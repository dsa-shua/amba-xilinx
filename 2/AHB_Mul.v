==> flow/design.v <==
`timescale 1ns / 1ps
module AHB_Mul(  
    input HCLK,
    input [31:0]M_AHB_0_haddr,
    input [2:0]M_AHB_0_hburst,
    input M_AHB_0_hmastlock,
    input [3:0]M_AHB_0_hprot,
    output reg [31:0]M_AHB_0_hrdata,
    output M_AHB_0_hready,
    output M_AHB_0_hresp,
    input [2:0]M_AHB_0_hsize,
    input [1:0]M_AHB_0_htrans,
    input [31:0]M_AHB_0_hwdata,
    input M_AHB_0_hwrite,
    output[3:0] led 
    );
    assign M_AHB_0_hready = 1'b1;
    assign M_AHB_0_hresp = 1'b0;
    reg [31:0] mem_A;    
    reg [31:0] mem_B;    
    reg [31:0] mem_C;    
    reg [31:0] mem_D;    
    reg [31:0] mem_E;    
    reg [31:0] mem_F;    
    reg [31:0] mem_G;    
    reg [31:0] mem_H;    
    reg[31:0] mem_I = 1;   
    reg [1:0]   w_ctrl;  
    reg [1:0]   r_ctrl;  
    reg [3:0]   w_addr;  
    reg [3:0]   r_addr;  
    assign led[3:0] = mem_A[3:0];  
    always@(posedge HCLK)
    begin 
        if(M_AHB_0_hwrite == 1'b1) 
        begin
        case(M_AHB_0_htrans)
            2'b00 :  
            begin
                w_ctrl <= 2'b00;
            end
            2'b01 :  
            begin
                w_ctrl <= 2'b01;
            end
            2'b10 :  
            begin
                w_ctrl <= 2'b10;
                w_addr <= M_AHB_0_haddr[5:2];
            end
            2'b11 :  
            begin
                w_ctrl <= 2'b11;
            end
        endcase
        end
   end
    always@(negedge HCLK)  
    begin
    case(w_ctrl)
        2'b00:  
        begin        
        end
        2'b01:  
        begin
        end
        2'b10:  
        begin
        case(w_addr)
            4'h0 : mem_A <= M_AHB_0_hwdata;
            4'h1 : mem_B <= M_AHB_0_hwdata;
            4'h2 : mem_C <= M_AHB_0_hwdata;
            4'h3 : mem_D <= M_AHB_0_hwdata;
            4'h4 : mem_E <= M_AHB_0_hwdata;
            4'h5 : mem_F <= M_AHB_0_hwdata;
            4'h6 : mem_G <= M_AHB_0_hwdata;
            4'h7 : mem_H <= M_AHB_0_hwdata;
        endcase
        end
        2'b11:  
        begin
        case(w_addr)
            4'h0 : mem_A <= M_AHB_0_hwdata;
            4'h1 : mem_B <= M_AHB_0_hwdata;
            4'h2 : mem_C <= M_AHB_0_hwdata;
            4'h3 : mem_D <= M_AHB_0_hwdata;
            4'h4 : mem_E <= M_AHB_0_hwdata;
            4'h5 : mem_F <= M_AHB_0_hwdata;
            4'h6 : mem_G <= M_AHB_0_hwdata;
            4'h7 : mem_H <= M_AHB_0_hwdata;
        endcase
        end
    endcase
    end
    always@(posedge HCLK) begin
        if (M_AHB_0_hwrite == 1'b0) begin  
            case(M_AHB_0_htrans)
                2'b00 : r_ctrl <= 2'b00; 
                2'b01 : r_ctrl <= 2'b01; 
                2'b10 : 
                    begin
                        r_ctrl <= 2'b10; 
                        r_addr <= M_AHB_0_haddr[5:2];
                    end
                2'b11 : r_ctrl <= 2'b11; 
            endcase
        end
    end
    always@(negedge HCLK) begin
        case(r_ctrl) 
        2'b00 : begin end  
        2'b01 : begin end  
        2'b10 : begin  
            case(r_addr)
                4'h0 : M_AHB_0_hrdata <= mem_A;
                4'h1 : M_AHB_0_hrdata <= mem_B;
                4'h2 : M_AHB_0_hrdata <= mem_C;
                4'h3 : M_AHB_0_hrdata <= mem_D;
                4'h4 : M_AHB_0_hrdata <= mem_E;
                4'h5 : M_AHB_0_hrdata <= mem_F;
                4'h6 : M_AHB_0_hrdata <= mem_G;
                4'h7 : M_AHB_0_hrdata <= mem_H;
                4'h8 : M_AHB_0_hrdata <= mem_I;
            endcase
        end
        2'b11 : begin 
            case(r_addr)
                4'h0 : M_AHB_0_hrdata <= mem_A;
                4'h1 : M_AHB_0_hrdata <= mem_B;
                4'h2 : M_AHB_0_hrdata <= mem_C;
                4'h3 : M_AHB_0_hrdata <= mem_D;
                4'h4 : M_AHB_0_hrdata <= mem_E;
                4'h5 : M_AHB_0_hrdata <= mem_F;
                4'h6 : M_AHB_0_hrdata <= mem_G;
                4'h7 : M_AHB_0_hrdata <= mem_H;
                4'h8 : M_AHB_0_hrdata <= mem_I;
            endcase
        end    
        endcase
    end
    always@(negedge HCLK) begin
        case(w_ctrl) 
        2'b00 : begin end  
        2'b01 : begin end  
        2'b10 : begin  
            case(w_addr)
                4'h0 : mem_I <= mem_I * M_AHB_0_hwdata;
                4'h1 : mem_I <= mem_I * M_AHB_0_hwdata;
                4'h2 : mem_I <= mem_I * M_AHB_0_hwdata;
                4'h3 : mem_I <= mem_I * M_AHB_0_hwdata;
                4'h4 : mem_I <= mem_I * M_AHB_0_hwdata;
                4'h5 : mem_I <= mem_I * M_AHB_0_hwdata;
                4'h6 : mem_I <= mem_I * M_AHB_0_hwdata;
                4'h7 : mem_I <= mem_I * M_AHB_0_hwdata;
            endcase
        end
        2'b11: begin
                case(w_addr)
                4'h0 : mem_I <= mem_I * M_AHB_0_hwdata;
                4'h1 : mem_I <= mem_I * M_AHB_0_hwdata;
                4'h2 : mem_I <= mem_I * M_AHB_0_hwdata;
                4'h3 : mem_I <= mem_I * M_AHB_0_hwdata;
                4'h4 : mem_I <= mem_I * M_AHB_0_hwdata;
                4'h5 : mem_I <= mem_I * M_AHB_0_hwdata;
                4'h6 : mem_I <= mem_I * M_AHB_0_hwdata;
                4'h7 : mem_I <= mem_I * M_AHB_0_hwdata;
            endcase
        end
        endcase
    end
endmodule
## Reports on AHB_Mul

The steps from the RTL of AHB_Mul to its reports follow in flow order.
Line numbers count from 1 in the design file above.
Operators carry their Yosys type and port widths (W data, S select, Z words).
Library cell names are shortened.
Not given: n/a

- Top module: AHB_Mul
- Clock port: HCLK
- Standard-cell library: sky130hd
- Library corner: tt_025C_1v80

## Word-level counts

Counts by Yosys on the flattened word-level netlist (proc, flatten, opt, wreduce; memories kept). Register bits leave out memories and registers merged into their read ports (data or address). Print and check cells are left out.

- Register bits after elaboration: 332
- Input port bits: 79

- Multiply operators: 1
- Eq/ne operators: 32
- Multiplexer cells: 21
- Bitwise logic cells: 1
- Reduce/logical cells: 20

Operators by type and width:

| cell | count |
|---|---|
| $mul A32 B32 Y32 | 1 |
| $mux W32 | 19 |
| $pmux W32 S9 | 1 |
| $eq A4 B3 Y1 const B | 8 |
| $reduce_and A2 Y1 | 12 |
| $ne A2 B1 Y1 const B | 9 |
| $eq A4 B2 Y1 const B | 4 |
| $eq A2 B2 Y1 const B | 6 |
| $ne A10 B1 Y1 const B | 1 |
| $eq A4 B1 Y1 const B | 2 |
| $logic_not A4 Y1 | 2 |
| $reduce_or A8 Y1 | 1 |
| $pmux W2 S4 | 1 |
| $reduce_bool A2 Y1 | 2 |
| $reduce_or A2 Y1 | 2 |
| $eq A4 B4 Y1 const B | 1 |
| $eq A2 B1 Y1 const B | 1 |
| $logic_not A2 Y1 | 1 |
| $not A1 Y1 | 1 |

## Depth

Depth = most cells in a row (Yosys ltp): at word level without a register or memory, in the mapped netlist without a sequential cell, where the memories' decode and read muxes count.

- Depth in word-level cells: 4
- ABC_AREA: 0
- Mapped depth: 26
- Gate-level depth less buffers: 24

## Synthesis result

Source: synth_stat.txt of the flow (Yosys; design flattened, memories mapped). It holds for the ABC_AREA given above (unset counts as 0); a run with the other value may have another netlist.
Totals and module areas in this step are rounded.

- Standard cells after synthesis: 2330
- Cell area after synthesis: 28000 um2
- Sequential part of the area: 10000 um2
- Flip-flops: 332
- Buffers: 122

Cells by type:

| cell type | count |
|---|---|
| edfxtp_1 | 332 |
| fa_1 | 408 |
| and2_1 | 358 |
| ha_1 | 123 |
| inv_1 | 375 |
| nand2_1 | 185 |
| xnor2_1 | 70 |
| clkbuf_1 | 110 |
| a22oi_1 | 52 |
| a221oi_1 | 38 |
| a22o_1 | 38 |
| a41oi_1 | 26 |
| nor2_1 | 60 |
| xor2_1 | 14 |
| a21oi_1 | 23 |
| a21o_1 | 13 |
| o21ai_0 | 16 |
| o21a_1 | 10 |

Not listed: further types 31, cells in them 79.

Flow measurements of AHB_Mul on sky130hd: 2 stored runs with different settings, listed in no order. Input and output delays are each 20% of the period that was set; the output load is 0.01 pF.
The results are shown rounded.

### Record 1

==> flow/run.sh <==
#!/bin/bash
# the make line also repeats the synthesis and layout settings of config.mk as NAME=value (left out here)
make -C /OpenROAD-flow-scripts/flow DESIGN_CONFIG=/design/flow/config.mk WORK_HOME=/design/flow/orfs CLKGATE_MAP_FILE= finish
==> flow/config.mk <==
export PLATFORM = sky130hd
export DESIGN_NAME = AHB_Mul
export DESIGN_NICKNAME = AHB_Mul
export VERILOG_FILES = /design/flow/design.v
export SDC_FILE = /design/flow/constraint.sdc
export NUM_CORES = 4
export LEC_CHECK = 0
export CAP_MARGIN = 20
export CORE_MARGIN = 2
export CORE_UTILIZATION = 40
export SETUP_SLACK_MARGIN = 2.87
export SLEW_MARGIN = 20
==> flow/constraint.sdc <==
create_clock -name core_clock -period 25.7 [get_ports {HCLK}]
set_input_delay 5.1400 -clock core_clock [delete_from_list [all_inputs] [get_ports {HCLK}]]
set_output_delay 5.1400 -clock core_clock [all_outputs]
set_load 0.01 [all_outputs]

Results of record 1:
- Yosys chip area after synthesis: 28000 um2
- Overall die area: 71000 um2
- Setup TNS: 0 ps
- Worst setup slack after layout: 1700 ps
- Standard-cell area of the final layout: 33000 um2

### Record 2

==> flow/run.sh <==
#!/bin/bash
# the make line also repeats the synthesis and layout settings of config.mk as NAME=value (left out here)
make -C /OpenROAD-flow-scripts/flow DESIGN_CONFIG=/design/flow/config.mk WORK_HOME=/design/flow/orfs CLKGATE_MAP_FILE= finish
==> flow/config.mk <==
export PLATFORM = sky130hd
export DESIGN_NAME = AHB_Mul
export DESIGN_NICKNAME = AHB_Mul
export VERILOG_FILES = /design/flow/design.v
export SDC_FILE = /design/flow/constraint.sdc
export NUM_CORES = 4
export LEC_CHECK = 0
export ABC_AREA = 1
export CAP_MARGIN = 5
export CORE_ASPECT_RATIO = 1.24
export CORE_MARGIN = 2
export CORE_UTILIZATION = 29
export CTS_CLUSTER_SIZE = 59
export PLACE_DENSITY_LB_ADDON = 0.27
export SETUP_SLACK_MARGIN = 3.12
export SLEW_MARGIN = 25
export TNS_END_PERCENT = 95
==> flow/constraint.sdc <==
create_clock -name core_clock -period 22.2 [get_ports {HCLK}]
set_input_delay 4.4400 -clock core_clock [delete_from_list [all_inputs] [get_ports {HCLK}]]
set_output_delay 4.4400 -clock core_clock [all_outputs]
set_load 0.01 [all_outputs]

Results of record 2:
- Yosys chip area after synthesis: 30000 um2
- Overall die area: 100000 um2
- Setup TNS: 0 ps
- Worst setup slack after layout: 1000 ps
- Standard-cell area of the final layout: 37000 um2
